==> flow/design.v <==
module dishwash_stm
		(clk,
		rstb,
		start_but_pressed,
		hfminute_tick,
		blow_dry,
		do_foam_dispensing,
		do_scrubbing,
		do_rinsing,
		do_drying);
input clk;
input rstb;
input start_but_pressed;
input hfminute_tick;
input blow_dry;
output do_foam_dispensing;
output do_scrubbing;
output do_rinsing;
output do_drying;
localparam IDLE = 3'd0,
FOAM = 3'd1,
SCRUB = 3'd2,
RINSE = 3'd3,
BLOWDRY = 3'd4;
parameter FOAM_DURATION =10,
	SCRUB_DURATION =16,
	RINSE_DURATION = 10,
	BLOWDRY_DURATION = 12;
reg [2:0] dw_state,dw_state_nxt;
reg [4:0] minutes_timer,minutes_timer_nxt;
reg do_foam_dispensing,do_foam_dispensing_nxt;
reg do_scrubbing,do_scrubbing_nxt;
reg do_rinsing,do_rinsing_nxt;
reg do_drying,do_drying_nxt;
wire foam_done,scrub_done;
wire rinse_done,blowdry_done;
wire timer_expired;
wire [4:0] minutes_timer_minus_one;
assign timer_expired = (minutes_timer == 'd0);
assign foam_done = timer_expired;
assign scrub_done = timer_expired;
assign rinse_done = timer_expired;
assign blowdry_done = timer_expired;
assign minutes_timer_minus_one = minutes_timer-1'b1;
always@(*)
begin
	dw_state_nxt = dw_state;
	minutes_timer_nxt = minutes_timer;
	do_foam_dispensing_nxt = 1'b0;
	do_scrubbing_nxt = 1'b0;
	do_rinsing_nxt = 1'b0;
	do_drying_nxt = 1'b0;
	case(dw_state)
	IDLE:
	begin
		if(start_but_pressed)
		begin
			dw_state_nxt = FOAM;
			do_foam_dispensing_nxt = 1'b1;
			minutes_timer_nxt = FOAM_DURATION;
		end
	end
	FOAM:
	begin
		if(foam_done)
		begin
			do_foam_dispensing_nxt = 1'b0;
			dw_state_nxt = SCRUB;
			do_scrubbing_nxt = 1'b1;
			minutes_timer_nxt = SCRUB_DURATION;
		end
		else
		begin
			do_foam_dispensing_nxt = 1'b1;
			if(hfminute_tick)
				minutes_timer_nxt = minutes_timer_minus_one;
		end
	end
	SCRUB:
	begin
		if(scrub_done)
		begin
			do_scrubbing_nxt = 1'b0;
			dw_state_nxt = RINSE;
			do_rinsing_nxt = 1'b1;
			minutes_timer_nxt = RINSE_DURATION;
		end
		else
		begin
			do_scrubbing_nxt = 1'b1;
			if(hfminute_tick) 
				minutes_timer_nxt = minutes_timer_minus_one;
		end
	end
	RINSE:
	begin
		if(rinse_done)
		begin
			do_rinsing_nxt = 1'b0;
			if(blow_dry)
			begin
				dw_state_nxt = BLOWDRY;
				do_drying_nxt = 1'b1;
				minutes_timer_nxt = BLOWDRY_DURATION;
			end
			else
				dw_state_nxt = IDLE;
		end
		else
		begin
		if(hfminute_tick)
			minutes_timer_nxt = minutes_timer_minus_one;
			do_rinsing_nxt = 1'b1;
		end
	end
	BLOWDRY:
	begin
		if(blowdry_done)
		begin
			do_drying_nxt = 1'b0;
			dw_state_nxt = IDLE;
		end
		else
		begin
			do_drying_nxt = 1'b1;
			if(hfminute_tick)
				minutes_timer_nxt = minutes_timer_minus_one;
		end
	end
	default:begin end
endcase
end
always@(posedge clk or negedge rstb)
begin
	if(!rstb)
	begin
		dw_state <= IDLE;
		minutes_timer <= 'd0;
		do_foam_dispensing <= 1'b0;
		do_scrubbing <= 1'b0;
		do_rinsing <= 1'b0;
		do_drying <= 1'b0;
	end
	else
	begin
		dw_state <= dw_state_nxt;
		minutes_timer <= minutes_timer_nxt;
		do_foam_dispensing <= do_foam_dispensing_nxt;
		do_scrubbing <= do_scrubbing_nxt;
		do_rinsing <= do_rinsing_nxt;
		do_drying <= do_drying_nxt;
	end
end
endmodule
### Tool chain data of dishwash_stm

Tool output for the design above, in the order of the flow.
Lines are those of the file above, counted from 1.
Operators: Yosys type, input widths -> output width; for muxes data width and select width s.
Library cell names are shortened.
A cell with - has no value.

| inputs | value |
|---|---|
| top | dishwash_stm |
| clock input | clk |
| standard-cell library | sky130hd |
| library corner | tt_025C_1v80 |

### Elaborated design

Source: Yosys, flattened and elaborated, memories not mapped. Widths are those after wreduce. Registers that Yosys merges into a memory's read port (data or address) are not register bits. Print and check cells do not count. Equal cells are merged and count once.

| bit counts | value |
|---|---|
| flip-flop bits (word level) | 12 |
| input bits | 5 |
| output and inout bits | 4 |
| word-level cells | 47 |

| operators by class | value |
|---|---|
| $add $sub $neg | 1 |
| eq/ne operators | 11 |
| multiplexer cells | 24 |
| reduce/logical cells | 5 |

Operators with widths:

| operator | count |
|---|---|
| $mux 5 | 7 |
| $pmux 5 s5 | 1 |
| $mux 3 | 6 |
| $pmux 3 s5 | 1 |
| $ne 2x2->1 const B | 6 |
| $pmux 1 s2 | 4 |
| $eq 3x2->1 const B | 2 |
| $reduce_and 6->1 | 1 |
| $sub 5x1->5 const B | 1 |
| $logic_not 5->1 | 1 |
| $reduce_bool 5->1 | 1 |
| $mux 1 | 5 |
| $reduce_and 4->1 | 1 |
| $eq 3x1->1 const B | 1 |
| $eq 3x3->1 const B | 1 |
| $ne 3x3->1 const B | 1 |
| $logic_not 3->1 | 1 |

### Logic depth

Yosys ltp: most cells in a row. Word level: on the elaborated netlist, between registers, memories and ports. Mapped: between sequential cells and ports; inverters and the memories' decode and read muxes count.

| depth | value |
|---|---|
| depth in word-level cells | 4 |
| ABC_AREA | 0 |
| mapped depth | 8 |
| mapped depth without buffers | 6 |

### After synthesis

The flow's flattened synthesis, as Yosys stat reports it; memories are mapped. The netlist is that of the ABC_AREA named above (0 if unset); the other value can give another one.

Cell types:

| cell | count | area in all (µm²) |
|---|---|---|
| dfrtp_1 | 11 | 275.264 |
| dfstp_2 | 1 | 26.275 |
| a21oi_1 | 5 | 25.024 |
| o21ai_0 | 5 | 25.024 |
| mux2_2 | 2 | 22.522 |
| nand2_1 | 6 | 22.522 |
| o32a_1 | 2 | 20.019 |
| nor2_1 | 5 | 18.768 |
| a22o_1 | 2 | 17.517 |
| o2bb2ai_1 | 2 | 17.517 |
| a21o_4 | 1 | 15.014 |
| ha_1 | 1 | 12.512 |
| nand2b_1 | 2 | 12.512 |
| o22ai_1 | 2 | 12.512 |
| inv_1 | 3 | 11.261 |
| a21bo_2 | 1 | 10.01 |
| buf_2 | 2 | 10.01 |
| nand3_2 | 1 | 10.01 |

Other cell types: 15; their cells: 15.

| mapped netlist | value |
|---|---|
| cells in the netlist | 69 |
| mapped area | 0.0006756 mm² |
| sequential part of the area | 0.0003015 mm² |
| flip-flops | 12 |
| buffer cells | 3 |

### Timing after synthesis

OpenSTA on the mapped netlist: ideal clock, no wires. The path of least setup slack (recovery checks aside). Input and output delay are each 20% of the period. Register names are those of the netlist, which keeps one name where synthesis merged equal registers.

| timing path post-synthesis | value |
|---|---|
| path type | reg-to-reg |
| start | reg minutes_timer[0] |
| end | reg minutes_timer[1] |
| clock period | 1.91 ns |
| library setup time | 0.126 ns |
| time at the first pin | 0.000 ns |
| arrival | 1.697 ns |
| required time | 1.784 ns |
| slack | 0.087 ns |
| path delay | 1.823 ns |
| driving pins on the path | 8 |
| path buffers | 1 |
| synthesis period reached | 1.823 ns |

"path delay" is the arrival time less input delay plus setup time.
"driving pins on the path": output pins that drive a net of the path, with the launching flip-flop's if there is one; two outputs of one cell count as two.
"synthesis period reached" = period - worst setup slack (recovery checks aside). The figure is calculated, with input and output delays left at 20% of the set period.
Between the ends stands the longest chain of elaborated cells between them, by number of cells; it is not shown to be the way that was timed. Of several equally long chains one is given.
Each line given opens the expression or statement behind the cell; cells for indexed reads and writes are added by Yosys, which also makes memories of some case tables.

| between the ends, post-synthesis | value |
|---|---|
| cells stage by stage | dfrtp_1 inv_1 ha_1 or4b_1 buf_2 a21o_4 o211a_2 o32a_1 |
| cells in the longest elaborated chain | 4 |
| elaborated cells between the ends (all ways) | 11 |
| those cells by class | 1 x add/sub; 2 x eq/ne; 6 x mux; 2 x reduce/logical |

RTL lines, path post-synthesis:

| element | RTL line | RTL |
|---|---|---|
| from (decl) | 30 | `reg [4:0] minutes_timer,minutes_timer_nxt;` |
| from (assign) | 138 | `minutes_timer <= 'd0;` |
| from (assign) | 147 | `minutes_timer <= minutes_timer_nxt;` |
| $sub 5x1->5 | 44 | `assign minutes_timer_minus_one = minutes_timer-1'b1;` |
| $mux 5 | 126 | `if(hfminute_tick)` |
| $mux 5 | 118 | `if(blowdry_done)` |
| $pmux 5 s5 | 53 | `case(dw_state)` |
| to (assign) | 138 |  |
| to (assign) | 147 |  |
| to (decl) | 30 |  |

### Worst path after layout

From the final timing report of flow run A: the path of least setup slack in the routed layout; clock arrival at registers is part of the times.

| timing path after layout | value |
|---|---|
| path type | reg-to-reg |
| start | reg minutes_timer[0] |
| end | reg minutes_timer[3] |
| clock period | 1.36 ns |
| library setup time | 0.12 ns |
| time at the first pin | 0.27 ns |
| arrival | 1.91 ns |
| required time | 1.51 ns |
| slack | -0.40 ns |
| driving pins on the path | 7 |
| path buffers | 0 |

Between the ends stands the longest chain of elaborated cells between them, by number of cells; it is not shown to be the way that was timed. Of several equally long chains one is given.

| between the ends, after layout | value |
|---|---|
| cells stage by stage | dfrtp_1 inv_2 ha_4 or4b_4 a21o_4 o211a_4 o32a_1 |
| cells in the longest elaborated chain | 4 |
| elaborated cells between the ends (all ways) | 11 |
| those cells by class | 1 x add/sub; 2 x eq/ne; 6 x mux; 2 x reduce/logical |

RTL lines, path after layout:

| element | RTL line | RTL |
|---|---|---|
| from (decl) | 30 | `reg [4:0] minutes_timer,minutes_timer_nxt;` |
| from (assign) | 138 | `minutes_timer <= 'd0;` |
| from (assign) | 147 | `minutes_timer <= minutes_timer_nxt;` |
| $sub 5x1->5 | 44 | `assign minutes_timer_minus_one = minutes_timer-1'b1;` |
| $mux 5 | 126 | `if(hfminute_tick)` |
| $mux 5 | 118 | `if(blowdry_done)` |
| $pmux 5 s5 | 53 | `case(dw_state)` |
| to (assign) | 138 |  |
| to (assign) | 147 |  |
| to (decl) | 30 |  |

Lab notebook: dishwash_stm

Module dishwash_stm, platform sky130hd: 2 stored runs of the flow (Yosys, OpenROAD) with differing settings, in no particular order. Input and output delays are each 20% of the period that was set; the output load is 0.01 pF.
"clock period reached" is the run's clock period less its worst setup slack. It is reckoned from that one timing run; input and output delays stay at 20% of the period that was set.
"worst setup path time": the worst setup path's part of the clock period (all of it between registers, 20% less for each end at a port) less its slack. A launch clock that arrives late makes it longer, a capture clock that arrives late makes it shorter.
By "total power of the final layout" is meant OpenSTA's value without simulated activity: inputs other than the clock are taken to toggle once in ten clock periods, and the tool carries that through the logic.
Settings: - = not set for that run.

| run name | period_ns | CAP_MARGIN | CORE_MARGIN | CORE_UTILIZATION | SLEW_MARGIN | SETUP_SLACK_MARGIN | PLACE_DENSITY | CELL_PAD_IN_SITES_GLOBAL_PLACEMENT | TNS_END_PERCENT | GPL_ROUTABILITY_DRIVEN | MAX_ROUTING_LAYER | chip area after synthesis (Yosys) (mm²) | die size (mm²) | standard-cell area of the final layout (mm²) | final design utilization (%) | worst setup slack after layout (ns) | total negative setup slack (ns) | total power of the final layout (W) | clock period reached (ns) | worst setup path time (ns) | type of the worst setup path |
|---|---|---|---|---|---|---|---|---|---|---|---|---|---|---|---|---|---|---|---|---|---|
| flow run A | 1.36 | 20 | 2 | 40 | 20 | - | - | - | - | - | - | 0.0006756 | 0.002034 | 0.0009997 | 64.9 | -0.401 | -3.477 | 0.002312 | 1.761 | 1.76 | reg-to-reg |
| flow run B | 3.62 | 20 | 2 | 47 | 35 | 0.58 | 0.59 | 2 | 85 | 0 | met5 | 0.0006756 | 0.0017569 | 0.000797 | 60.5 | 1.416 | 0.000 | 0.000714 | 2.204 | 2.20 | reg-to-reg |
